==> flow/design.v <==
module	VGA_BITSTREAM	(	 
						oRed,
						oGreen,
						oBlue,
						iVGA_X,
						iVGA_Y,
						iVGA_CLK,
						iRST_n,
						iColor_SW	);
output	reg	[9:0]	oRed;
output	reg	[9:0]	oGreen;
output	reg	[9:0]	oBlue;
input	[9:0]		iVGA_X;
input	[9:0]		iVGA_Y;
input				iVGA_CLK;
input				iRST_n;
input				iColor_SW;
always@(posedge iVGA_CLK or negedge iRST_n)
begin
	if(!iRST_n)
	begin
		oRed	<=	0;
		oGreen	<=	0;
		oBlue	<=	0;
	end
	else
	begin
		if(iColor_SW == 1)
		begin
			if (iVGA_Y<120)
			begin
				oRed	<=	(iVGA_X<40)						?			0	:
							(iVGA_X>=40 && iVGA_X<80)		?			1	:
							(iVGA_X>=80 && iVGA_X<120)		?			2	:
							(iVGA_X>=120 && iVGA_X<160)		?			3	:
							(iVGA_X>=160 && iVGA_X<200)		?			4	:
							(iVGA_X>=200 && iVGA_X<240)		?			5	:
							(iVGA_X>=240 && iVGA_X<280)		?			6	:
							(iVGA_X>=280 && iVGA_X<320)		?			7	:
							(iVGA_X>=320 && iVGA_X<360)		?			8	:
							(iVGA_X>=360 && iVGA_X<400)		?			9	:
							(iVGA_X>=400 && iVGA_X<440)		?			10	:
							(iVGA_X>=440 && iVGA_X<480 )	?			11	:
							(iVGA_X>=480 && iVGA_X<520 )	?			12	:
							(iVGA_X>=520 && iVGA_X<560 )	?			13	:
							(iVGA_X>=560 && iVGA_X<600 )	?			14	:
																		15	;
				oGreen	<=	0;	
				oBlue	<=	0;
			end
			else if (iVGA_Y>=120 && iVGA_Y<240)
			begin
				oRed	<=	0;
				oGreen	<=	(iVGA_X<40)						?			15	:
							(iVGA_X>=40 && iVGA_X<80)		?			14	:
							(iVGA_X>=80 && iVGA_X<120)		?			13	:
							(iVGA_X>=120 && iVGA_X<160)		?			12	:
							(iVGA_X>=160 && iVGA_X<200)		?			11	:
							(iVGA_X>=200 && iVGA_X<240)		?			10	:
							(iVGA_X>=240 && iVGA_X<280)		?			9	:
							(iVGA_X>=280 && iVGA_X<320)		?			8	:
							(iVGA_X>=320 && iVGA_X<360)		?			7	:
							(iVGA_X>=360 && iVGA_X<400)		?			6	:
							(iVGA_X>=400 && iVGA_X<440)		?			5	:
							(iVGA_X>=440 && iVGA_X<480 )	?			4	:
							(iVGA_X>=480 && iVGA_X<520 )	?			3	:
							(iVGA_X>=520 && iVGA_X<560 )	?			2	:
							(iVGA_X>=560 && iVGA_X<600 )	?			1	:
																		0	;
				oBlue	<=	0;
			end
			else if (iVGA_Y>=240 && iVGA_Y<360)
			begin
				oRed	<=	0;
				oGreen	<=	0;
				oBlue	<=	(iVGA_X<40)						?			0	:
							(iVGA_X>=40 && iVGA_X<80)		?			1	:
							(iVGA_X>=80 && iVGA_X<120)		?			2	:
							(iVGA_X>=120 && iVGA_X<160)		?			3	:
							(iVGA_X>=160 && iVGA_X<200)		?			4	:
							(iVGA_X>=200 && iVGA_X<240)		?			5	:
							(iVGA_X>=240 && iVGA_X<280)		?			6	:
							(iVGA_X>=280 && iVGA_X<320)		?			7	:
							(iVGA_X>=320 && iVGA_X<360)		?			8	:
							(iVGA_X>=360 && iVGA_X<400)		?			9	:
							(iVGA_X>=400 && iVGA_X<440)		?			10	:
							(iVGA_X>=440 && iVGA_X<480 )	?			11	:
							(iVGA_X>=480 && iVGA_X<520 )	?			12	:
							(iVGA_X>=520 && iVGA_X<560 )	?			13	:
							(iVGA_X>=560 && iVGA_X<600 )	?			14	:
																		15	;
			end
			else
			begin
				oRed	<=	(iVGA_X<40)						?			15	:
							(iVGA_X>=40 && iVGA_X<80)		?			14	:
							(iVGA_X>=80 && iVGA_X<120)		?			13	:
							(iVGA_X>=120 && iVGA_X<160)		?			12	:
							(iVGA_X>=160 && iVGA_X<200)		?			11	:
							(iVGA_X>=200 && iVGA_X<240)		?			10	:
							(iVGA_X>=240 && iVGA_X<280)		?			9	:
							(iVGA_X>=280 && iVGA_X<320)		?			8	:
							(iVGA_X>=320 && iVGA_X<360)		?			7	:
							(iVGA_X>=360 && iVGA_X<400)		?			6	:
							(iVGA_X>=400 && iVGA_X<440)		?			5	:
							(iVGA_X>=440 && iVGA_X<480 )	?			4	:
							(iVGA_X>=480 && iVGA_X<520 )	?			3	:
							(iVGA_X>=520 && iVGA_X<560 )	?			2	:
							(iVGA_X>=560 && iVGA_X<600 )	?			1	:
																		0	;
				oGreen	<=	(iVGA_X<40)						?			15	:
							(iVGA_X>=40 && iVGA_X<80)		?			14	:
							(iVGA_X>=80 && iVGA_X<120)		?			13	:
							(iVGA_X>=120 && iVGA_X<160)		?			12	:
							(iVGA_X>=160 && iVGA_X<200)		?			11	:
							(iVGA_X>=200 && iVGA_X<240)		?			10	:
							(iVGA_X>=240 && iVGA_X<280)		?			9	:
							(iVGA_X>=280 && iVGA_X<320)		?			8	:
							(iVGA_X>=320 && iVGA_X<360)		?			7	:
							(iVGA_X>=360 && iVGA_X<400)		?			6	:
							(iVGA_X>=400 && iVGA_X<440)		?			5	:
							(iVGA_X>=440 && iVGA_X<480 )	?			4	:
							(iVGA_X>=480 && iVGA_X<520 )	?			3	:
							(iVGA_X>=520 && iVGA_X<560 )	?			2	:
							(iVGA_X>=560 && iVGA_X<600 )	?			1	:
																		0	;
				oBlue	<=	(iVGA_X<40)						?			15	:
							(iVGA_X>=40 && iVGA_X<80)		?			14	:
							(iVGA_X>=80 && iVGA_X<120)		?			13	:
							(iVGA_X>=120 && iVGA_X<160)		?			12	:
							(iVGA_X>=160 && iVGA_X<200)		?			11	:
							(iVGA_X>=200 && iVGA_X<240)		?			10	:
							(iVGA_X>=240 && iVGA_X<280)		?			9	:
							(iVGA_X>=280 && iVGA_X<320)		?			8	:
							(iVGA_X>=320 && iVGA_X<360)		?			7	:
							(iVGA_X>=360 && iVGA_X<400)		?			6	:
							(iVGA_X>=400 && iVGA_X<440)		?			5	:
							(iVGA_X>=440 && iVGA_X<480 )	?			4	:
							(iVGA_X>=480 && iVGA_X<520 )	?			3	:
							(iVGA_X>=520 && iVGA_X<560 )	?			2	:
							(iVGA_X>=560 && iVGA_X<600 )	?			1	:
																		0	;
			end
		end
		else
		begin
			oRed	<=	(iVGA_Y<120)					?			3	:
						(iVGA_Y>=120 && iVGA_Y<240)		?			7	:
						(iVGA_Y>=240 && iVGA_Y<360)		?			11	:
																	15	;
			oGreen	<=	(iVGA_X<80)						?			1	:
						(iVGA_X>=80 && iVGA_X<160)		?			3	:
						(iVGA_X>=160 && iVGA_X<240)		?			5	:
						(iVGA_X>=240 && iVGA_X<320)		?			7	:
						(iVGA_X>=320 && iVGA_X<400)		?			9	:
						(iVGA_X>=400 && iVGA_X<480)		?			11	:
						(iVGA_X>=480 && iVGA_X<560)		?			13	:
																	15	;
			oBlue	<=	(iVGA_Y<60)						?			15	:
						(iVGA_Y>=60 && iVGA_Y<120)		?			13	:
						(iVGA_Y>=120 && iVGA_Y<180)		?			11	:
						(iVGA_Y>=180 && iVGA_Y<240)		?			9	:
						(iVGA_Y>=240 && iVGA_Y<300)		?			7	:
						(iVGA_Y>=300 && iVGA_Y<360)		?			5	:
						(iVGA_Y>=360 && iVGA_Y<420)		?			3	:
																	1	;
		end
	end
end
endmodule
======== Tool chain data of VGA_BITSTREAM ========
What the tools print for VGA_BITSTREAM, step after step.
Lines are those of the file above, counted from 1.
Cell names lack the library's common part.
Not given: -
set-up
  top ..................................... VGA_BITSTREAM
  clock port .............................. iVGA_CLK
  cell library ............................ sky130hd
  library corner .......................... tt_025C_1v80

======== Word level ========
Source: Yosys, flattened and elaborated, memories not mapped. Widths are those after wreduce; folded enables and synchronous resets count as part of the registers. Registers that Yosys merges into a memory's read port (data or address) are not register bits. Print and check cells do not count. Equal cells are merged and count once.
storage and ports
  flip-flop bits (word level) ............. 30
  bits in latches ......................... 0
  bits in writable memories ............... 0
  bits in read-only memories .............. 0
  word width x clocked read ports ......... 0
  memory cells ............................ 0
  input port bits ......................... 23
  output and inout bits ................... 30
  cells after elaboration ................. 131
cells by class
  add/subtract/negate cells ............... 0
  $mul .................................... 0
  div/mod/pow operators ................... 0
  magnitude comparators ................... 42
  equality and inequality tests ........... 0
  shift operators ......................... 0
  muxes and demuxes ....................... 58
  bitwise logic cells ..................... 0
  reductions and logical operators ........ 28
operators by type and width
  kind                                                         number
  two-way mux 10 bit                                           23
  less-than comparator 10 x 9 -> 1 bit with constant B         9
  greater-or-equal comparator 10 x 9 -> 1 bit with constant B  8
  two-way mux 4 bit                                            14
  greater-or-equal comparator 10 x 8 -> 1 bit with constant B  5
  less-than comparator 10 x 8 -> 1 bit with constant B         5
  two-way mux 3 bit                                            13
  less-than comparator 10 bit with constant B                  3
  greater-or-equal comparator 10 x 7 -> 1 bit with constant B  3
  less-than comparator 10 x 7 -> 1 bit with constant B         3
  logical AND 1 bit                                            28
  greater-or-equal comparator 10 bit with constant B           2
  greater-or-equal comparator 10 x 6 -> 1 bit with constant B  2
  less-than comparator 10 x 6 -> 1 bit with constant B         2
  two-way mux 2 bit                                            6
  two-way mux 1 bit                                            2

======== Logic depth ========
Longest topological path by Yosys (ltp), each cell counted once; first at word level (registers and memories cut), then after technology mapping (sequential cells cut; the memories' decode and read muxes count).
logic depth
  word-level depth ........................ 21
  ABC_AREA ................................ 1
  mapped depth ............................ 12
  gate-level depth less buffers ........... 12

======== Mapped cells and area ========
Source: synth_stat.txt of the flow (Yosys; design flattened, memories mapped). It holds for the ABC_AREA given above (unset counts as 0); a run with the other value may have another netlist.
The area totals of this step are shown rounded.
cells by type
  cell      number  area in all (um^2)
  dfrtp_1   12      300.288
  nand2_1   45      168.912
  buf_4     18      135.13
  inv_1     23      86.333
  nor2_1    22      82.579
  nand3_1   13      65.062
  nand4_1   6       37.536
  a21oi_1   7       35.034
  o21ai_0   7       35.034
  o21ai_1   6       30.029
  o211ai_1  3       22.522
  nand3_2   2       20.019
  inv_2     5       18.768
  nand2_2   3       18.768
  o22ai_1   3       18.768
  nor3_4    1       16.266
  o21ai_4   1       16.266
  nor3_1    3       15.014
Not listed: further types 9, cells in them 9.
mapped netlist
  mapped cells ............................ 189
  synthesis area .......................... 0.0012 mm^2
  sequential area ......................... 0.0003 mm^2
  mapped flip-flops ....................... 12
  buffer cells ............................ 20

======== Path before layout ========
OpenSTA on the mapped netlist: ideal clock, no wires. The path of least setup slack (recovery checks aside). Input and output delay are each 20% of the period. Register names are those of the netlist, which keeps one name where synthesis merged equal registers.
timing path post-synthesis
  kind .................................... in2reg
  start point ............................. in iVGA_X[6]
  end point ............................... reg oBlue[1]
  clock period ............................ 1.99 ns
  external input delay .................... 0.398 ns
  setup time .............................. 0.116 ns
  time at the first pin ................... 0.398 ns
  arrival time ............................ 1.372 ns
  required time ........................... 1.874 ns
  setup slack ............................. 0.502 ns
  path delay .............................. 1.090 ns
  driving pins on the path ................ 11
  path buffers ............................ 1
  synthesis period reached ................ 1.488 ns
"path delay" = arrival - input delay + setup time.
"driving pins on the path": output pins that drive a net of the path, with the launching flip-flop's if there is one; two outputs of one cell count as two.
"synthesis period reached" is the clock period less the worst setup slack; recovery checks do not enter. This is arithmetic on one report: input and output delays are still those of the set period (20% each).
Between the ends stands the longest chain of elaborated cells between them, by number of cells; it is not shown to be the way that was timed. Of several equally long chains one is given.
Each line given opens the expression or statement behind the cell; cells for indexed reads and writes are added by Yosys, which also makes memories of some case tables.
A register here has more assigning lines than the two given.
between the ends, post-synthesis
  cells stage by stage .................... buf_2 -> nor2_1 -> nand2_1 -> nand2_2 -> inv_1 -> nand2_1 -> nand4_1 -> nand2_1 -> nand2_1 -> nand2_1 -> nand2_1
  length of the longest elaborated chain .. 20
  elaborated cells on any way between the ends .. 72
  classes of those cells .................. 27 x compare; 32 x mux; 13 x reduce/logical
ends and longest elaborated chain, post-synthesis
  item                                RTL line  source
  start, declared                     13        input [9:0] iVGA_X;
  greater-or-equal comparator 10 bit  140       (iVGA_X>=520 && iVGA_X<560 ) ? 2 :
  logical AND 1 bit                   140
  two-way mux 2 bit                   140
  two-way mux 2 bit                   139       (iVGA_X>=480 && iVGA_X<520 ) ? 3 :
  two-way mux 3 bit                   138       (iVGA_X>=440 && iVGA_X<480 ) ? 4 :
  two-way mux 3 bit                   137       (iVGA_X>=400 && iVGA_X<440) ? 5 :
  two-way mux 3 bit                   136       (iVGA_X>=360 && iVGA_X<400) ? 6 :
  [... 6 more ...]                    -
  two-way mux 10 bit                  129       (iVGA_X>=80 && iVGA_X<120) ? 13 :
  two-way mux 10 bit                  128       (iVGA_X>=40 && iVGA_X<80) ? 14 :
  two-way mux 10 bit                  127       oBlue <= (iVGA_X<40) ? 15 :
  two-way mux 10 bit                  72        else if (iVGA_Y>=240 && iVGA_Y<360)
  two-way mux 10 bit                  51        else if (iVGA_Y>=120 && iVGA_Y<240)
  two-way mux 10 bit                  30        if (iVGA_Y<120)
  two-way mux 10 bit                  28        if(iColor_SW == 1)
  end, assigned                       76        oBlue <= (iVGA_X<40) ? 0 :
  end, assigned                       127
  end, declared                       12        output reg [9:0] oBlue;

======== Worst path after layout ========
Path of least setup slack in the final report of flow run 2 (OpenROAD, finished layout, wires in). Where an end is a register, its clock arrival counts in the times.
timing path post-layout
  kind .................................... in2reg
  start point ............................. in iVGA_X[7]
  end point ............................... reg oBlue[0]
  clock period ............................ 1.08 ns
  external input delay .................... 0.22 ns
  setup time .............................. 0.12 ns
  time at the first pin ................... 0.22 ns
  arrival time ............................ 1.43 ns
  required time ........................... 1.19 ns
  setup slack ............................. -0.24 ns
  driving pins on the path ................ 12
  path buffers ............................ 2
Between the ends stands the longest chain of elaborated cells between them, by number of cells; it is not shown to be the way that was timed. Of several equally long chains one is given.
A register here has more assigning lines than the two given.
between the ends, post-layout
  cells stage by stage .................... buf_8 -> buf_6 -> nor2_4 -> nand3_2 -> nand2_2 -> inv_1 -> nand2_1 -> nand2_1 -> nor2_2 -> nand4_1 -> nand3_2 -> nand3_2
  length of the longest elaborated chain .. 21
  elaborated cells on any way between the ends .. 77
  classes of those cells .................. 29 x compare; 34 x mux; 14 x reduce/logical
ends and longest elaborated chain, post-layout
  item                                RTL line  source
  start, declared                     13        input [9:0] iVGA_X;
  greater-or-equal comparator 10 bit  141       (iVGA_X>=560 && iVGA_X<600 ) ? 1 :
  logical AND 1 bit                   141
  two-way mux 1 bit                   141
  two-way mux 2 bit                   140       (iVGA_X>=520 && iVGA_X<560 ) ? 2 :
  two-way mux 2 bit                   139       (iVGA_X>=480 && iVGA_X<520 ) ? 3 :
  two-way mux 3 bit                   138       (iVGA_X>=440 && iVGA_X<480 ) ? 4 :
  two-way mux 3 bit                   137       (iVGA_X>=400 && iVGA_X<440) ? 5 :
  [... 7 more ...]                    -
  two-way mux 10 bit                  129       (iVGA_X>=80 && iVGA_X<120) ? 13 :
  two-way mux 10 bit                  128       (iVGA_X>=40 && iVGA_X<80) ? 14 :
  two-way mux 10 bit                  127       oBlue <= (iVGA_X<40) ? 15 :
  two-way mux 10 bit                  72        else if (iVGA_Y>=240 && iVGA_Y<360)
  two-way mux 10 bit                  51        else if (iVGA_Y>=120 && iVGA_Y<240)
  two-way mux 10 bit                  30        if (iVGA_Y<120)
  two-way mux 10 bit                  28        if(iColor_SW == 1)
  end, assigned                       76        oBlue <= (iVGA_X<40) ? 0 :
  end, assigned                       127
  end, declared                       12        output reg [9:0] oBlue;

Ticket comment

Module VGA_BITSTREAM, platform sky130hd: 2 stored runs of the flow (Yosys, OpenROAD) with differing settings, in no particular order. Input and output delays are each 20% of the period that was set; the output load is 0.01 pF.
"achieved clock period" is the run's clock period less its worst setup slack. It is reckoned from that one timing run; input and output delays stay at 20% of the period that was set.
"total power after layout" is the tool's figure for a default switching activity; nothing was simulated.
Results are given in rounded form.

======== flow run 1 ========
==> flow/run.sh <==
#!/bin/bash
# the make line also repeats the synthesis and layout settings of config.mk as NAME=value (left out here)
make -C /OpenROAD-flow-scripts/flow DESIGN_CONFIG=/design/flow/config.mk WORK_HOME=/design/flow/orfs CLKGATE_MAP_FILE= finish
==> flow/config.mk <==
export PLATFORM = sky130hd
export DESIGN_NAME = VGA_BITSTREAM
export DESIGN_NICKNAME = VGA_BITSTREAM
export VERILOG_FILES = /design/flow/design.v
export SDC_FILE = /design/flow/constraint.sdc
export NUM_CORES = 4
export LEC_CHECK = 0
export ABC_AREA = 0
export CAP_MARGIN = 20
export CELL_PAD_IN_SITES_DETAIL_PLACEMENT = 1
export CORE_ASPECT_RATIO = 1.82
export CORE_MARGIN = 10
export CORE_UTILIZATION = 69
export CTS_CLUSTER_DIAMETER = 180
export GPL_TIMING_DRIVEN = 0
export MAX_ROUTING_LAYER = met5
export PLACE_DENSITY_LB_ADDON = 0.13
export SETUP_SLACK_MARGIN = -0.13
export SLEW_MARGIN = 0
==> flow/constraint.sdc <==
create_clock -name core_clock -period 1.98 [get_ports {iVGA_CLK}]
set_input_delay 0.3960 -clock core_clock [delete_from_list [all_inputs] [get_ports {iVGA_CLK}]]
set_output_delay 0.3960 -clock core_clock [all_outputs]
set_load 0.01 [all_outputs]

-------- flow run 1 --------
  not finished: placement ended with error FLW-0024

======== flow run 2 ========
==> flow/run.sh <==
#!/bin/bash
# the make line also repeats the synthesis and layout settings of config.mk as NAME=value (left out here)
make -C /OpenROAD-flow-scripts/flow DESIGN_CONFIG=/design/flow/config.mk WORK_HOME=/design/flow/orfs CLKGATE_MAP_FILE= finish
==> flow/config.mk <==
export PLATFORM = sky130hd
export DESIGN_NAME = VGA_BITSTREAM
export DESIGN_NICKNAME = VGA_BITSTREAM
export VERILOG_FILES = /design/flow/design.v
export SDC_FILE = /design/flow/constraint.sdc
export NUM_CORES = 4
export LEC_CHECK = 0
export ABC_AREA = 1
export CAP_MARGIN = 20
export CELL_PAD_IN_SITES_DETAIL_PLACEMENT = 2
export CORE_ASPECT_RATIO = 0.78
export CORE_MARGIN = 2
export CORE_UTILIZATION = 19
export GPL_ROUTABILITY_DRIVEN = 0
export PLACE_DENSITY = 0.37
export SETUP_SLACK_MARGIN = -0.09
export SLEW_MARGIN = 20
==> flow/constraint.sdc <==
create_clock -name core_clock -period 1.08 [get_ports {iVGA_CLK}]
set_input_delay 0.2160 -clock core_clock [delete_from_list [all_inputs] [get_ports {iVGA_CLK}]]
set_output_delay 0.2160 -clock core_clock [all_outputs]
set_load 0.01 [all_outputs]

-------- measured, flow run 2 --------
  netlist area reported by Yosys .......... 0.0012 mm^2
  achieved clock period ................... 1.317 ns
  final setup TNS ......................... -1.8 ns
  standard-cell area after layout ......... 0.0021 mm^2
  total power after layout ................ 0.0017 W
  smallest setup slack .................... -0.24 ns
  area inside the die boundary ............ 0.0069 mm^2
