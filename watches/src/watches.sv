==> flow/design.v <==
module watches(input clk, a_reset, output [3 : 0] s_o, s_t, m_o, m_t, h_o, h_t);
	always_ff @(posedge clk or negedge a_reset) begin
		if(~a_reset) begin
			s_o <= 0; s_t <= 0;
			m_o <= 0; m_t <= 0;
			h_o <= 0; h_t <= 0;
		end	else begin
			if (s_o == 9) begin
				s_o <= 0;
				if (s_t == 5) begin
					s_t <= 0;
					if (m_o == 9) begin
						m_o <= 0;
						if (m_t == 5) begin
							m_t <= 0;
							if ((h_t == 2) & (h_o == 3)) begin
								h_o <= 0; h_t <= 0;
							end else begin
								if (h_o == 9) begin
									h_o <= 0; h_t <= h_t + 1;
								end else begin
									h_o <= h_o + 1;
								end
							end
						end else begin
							m_t <= m_t + 1;
						end
					end else begin
						m_o <= m_o + 1;
					end
				end else begin
					s_t <= s_t + 1;
				end
			end else begin
				s_o <= s_o + 1;
			end
		end
	end
endmodule
# Reports on watches
# What the tools print for watches, step after step.
# Lines are those of the file above, counted from 1.
# Not given: --
# inputs
top,watches
clk_port,clk
cell_library,sky130hd
corner,tt_025C_1v80

# Word-level counts
# Yosys after proc, flatten, opt, wreduce and memory -nomap, before mapping. Memory bits, and registers merged into a memory's read port (data or address), are not among the register bits. Print and check cells are not counted. Equal cells are merged and count once.
# word_totals
in_bits,2
word_cells,33
out_inout_bits,24
regBits,24
# op_classes
reduce_and_logical,5
equal,7
addsub,6
mux,8
n_logic,1
# op_table
cell,n
4-bit 2-to-1 mux,8
4-bit by 1-bit adder with 4-bit output with constant B,6
4-bit == test with constant B,3
4-bit by 2-bit == test with 1-bit output with constant B,2
4-bit by 3-bit == test with 1-bit output with constant B,2
5-bit AND reduction,1
4-bit AND reduction,1
3-bit AND reduction,1
2-bit AND reduction,1
2-bit nonzero test,1
1-bit bitwise AND,1

# Longest topological paths
# Yosys ltp: most cells in a row. Word level: on the elaborated netlist, between registers, memories and ports. Mapped: between sequential cells and ports; inverters and the memories' decode and read muxes count.
# logic_depth
ltp_word,4
abc_area,0
mapped_depth,6
depth_no_buf,6

# Mapped cells and area
# The flow's flattened synthesis, as Yosys stat reports it; memories are mapped. The netlist is that of the ABC_AREA named above (0 if unset); the other value can give another one.
# synth_totals
mapped_area_um2,1255.0
buffers,4
sequential_area_um2,600.6
flip_flops,24
mapped_cells,115
# types
cell_type,n,type_area_um2
sky130_fd_sc_hd__dfrtp_1,24,600.576
sky130_fd_sc_hd__o21ai_0,12,60.058
sky130_fd_sc_hd__xnor2_1,6,52.55
sky130_fd_sc_hd__ha_1,4,50.048
sky130_fd_sc_hd__nand3_1,8,40.038
sky130_fd_sc_hd__o31ai_1,5,37.536
sky130_fd_sc_hd__inv_1,9,33.782
sky130_fd_sc_hd__nand2_1,7,26.275
sky130_fd_sc_hd__and4bb_2,2,25.024
sky130_fd_sc_hd__nand2b_1,4,25.024
sky130_fd_sc_hd__mux2_2,2,22.522
sky130_fd_sc_hd__nand4_4,1,21.27
sky130_fd_sc_hd__mux2i_1,2,20.019
sky130_fd_sc_hd__a22o_1,2,17.517
sky130_fd_sc_hd__xor2_1,2,17.517
sky130_fd_sc_hd__xnor2_2,1,16.266
sky130_fd_sc_hd__a21oi_1,3,15.014
sky130_fd_sc_hd__clkbuf_8,1,13.763
# Other cell types: 18; their cells: 20.

# Timing after synthesis
# OpenSTA on the mapped netlist: ideal clock, no wires. The path of least setup slack (recovery checks aside). Input and output delay are each 20% of the period. Register names are those of the netlist, which keeps one name where synthesis merged equal registers.
# synth_path
path_type,reg-to-reg
start,reg s_o[2]
end,reg m_o[0]
t_arrival_ps,1574
n_path_buf,1
driving_pins,6
setup_slack_ps,291
delay_ps,1700
required_ps,1864
period_ps,1990
setup_time_ps,126
period_less_setup_slack_ps,1699
# "delay_ps" = arrival - input delay + setup time.
# "driving_pins" counts driving pins, that of a launching flip-flop among them; a cell with two outputs on the path counts twice.
# "period_less_setup_slack_ps" is the clock period less the worst setup slack; recovery checks do not enter. This is arithmetic on one report: input and output delays are still those of the set period (20% each).
# The rows between start and end are the longest chain of elaborated cells between them; the timing report does not say that the signal goes this way. Where chains are equally long, one stands for them.
# A line is the first line of the expression or statement that the cell stems from. Yosys adds cells for indexed reads and writes and turns some case tables into memories.
# At most two assigning lines are given for a register; there are more.
# synth_via
path_cell_list,sky130_fd_sc_hd__dfrtp_1 -> sky130_fd_sc_hd__and4bb_1 -> sky130_fd_sc_hd__buf_6 -> sky130_fd_sc_hd__nand2_4 -> sky130_fd_sc_hd__or4b_4 -> sky130_fd_sc_hd__xnor2_2
elab_chain_cells,2
cells_between,2
cone_lines,1
classes_between,eq/ne (1); reduce/logical (1)
# synth_rtl
item,line_no,text
from (decl),1,"module watches(input clk, a_reset, output [3 : 0] s_o, s_t, m_o, m_t, h_o, h_t);"
from (assign),4,s_o <= 0; s_t <= 0;
from (assign),35,s_o <= s_o + 1;
4-bit == test,8,if (s_o == 9) begin
2-bit AND reduction,--,
to (assign),5,m_o <= 0; m_t <= 0;
to (assign),29,m_o <= m_o + 1;
to (decl),1,

# Worst path after layout
# From the final timing report of run 1: the path of least setup slack in the routed layout; clock arrival at registers is part of the times.
# The path's times are printed in steps of 10 ps; the period is the one set.
# layout_path
path_type,reg-to-reg
start,reg h_t[0]
end,reg h_o[2]
driving_pins,7
setup_slack_ps,200
period_ps,2030
setup_time_ps,80
t_arrival_ps,2070
n_path_buf,0
required_ps,2270
# The rows between start and end are the longest chain of elaborated cells between them; the timing report does not say that the signal goes this way. Where chains are equally long, one stands for them.
# At most two assigning lines are given for a register; there are more.
# layout_via
path_cell_list,sky130_fd_sc_hd__dfrtp_1 -> sky130_fd_sc_hd__inv_1 -> sky130_fd_sc_hd__ha_1 -> sky130_fd_sc_hd__nor4b_1 -> sky130_fd_sc_hd__a31oi_1 -> sky130_fd_sc_hd__nand3_1 -> sky130_fd_sc_hd__o31ai_1
elab_chain_cells,3
cells_between,3
cone_lines,1
classes_between,eq/ne (1); mux (1); logic (1)
# layout_rtl
item,line_no,text
from (decl),1,"module watches(input clk, a_reset, output [3 : 0] s_o, s_t, m_o, m_t, h_o, h_t);"
from (assign),6,h_o <= 0; h_t <= 0;
from (assign),17,h_o <= 0; h_t <= 0;
4-bit by 2-bit == test with 1-bit output,16,if ((h_t == 2) & (h_o == 3)) begin
1-bit bitwise AND,16,
4-bit 2-to-1 mux,16,
to (assign),17,
to (assign),22,h_o <= h_o + 1;
to (decl),1,

# Settings and measured results of 2 stored flow runs for module watches (sky130hd), not sorted in any way. The constraints put input and output delay at 20% of the set period each and load the outputs with 0.01 pF.
# "achievedPeriod_ps" = clock period - worst setup slack. The figure is calculated, with input and output delays left at 20% of the set period.
# "worst_path_allowed_less_slack_ps" is the time allowed to the run's worst setup path (the clock period less input and output delay, where it has them) less its slack. Clock arrival times count: a late capture clock shortens it, a late launch clock lengthens it.
# "design_power_mw": no workload was simulated; the value follows from the tool's default switching activity.
# "worst_path_allowed_less_slack_ps" is known to 10 ps.
# Settings: - = not set for that run.
item,run 1,run 2
period_ns,2.03,1.97
CORE_UTILIZATION,40,40
CELL_PAD_IN_SITES_GLOBAL_PLACEMENT,2,-
GPL_TIMING_DRIVEN,0,-
GPL_ROUTABILITY_DRIVEN,0,-
CTS_CLUSTER_SIZE,99,-
CTS_CLUSTER_DIAMETER,170,-
MIN_ROUTING_LAYER,met1,-
CAP_MARGIN,20,20
CORE_MARGIN,2,2
SLEW_MARGIN,20,20
SETUP_SLACK_MARGIN,-,0.28
synth_area_um2,1255.0,1255.0
die_um2,3601.2,3601.2
final_cell_area_um2,1591.5,1934.4
utilization_frac,0.526,0.639
final_setup_ws_ps,200,334
fin_tns_ps,0,0
design_power_mw,0.7505,0.7722
achievedPeriod_ps,1830,1636
worst_path_allowed_less_slack_ps,1830,1640
critical_path_type,reg-to-reg,reg-to-reg
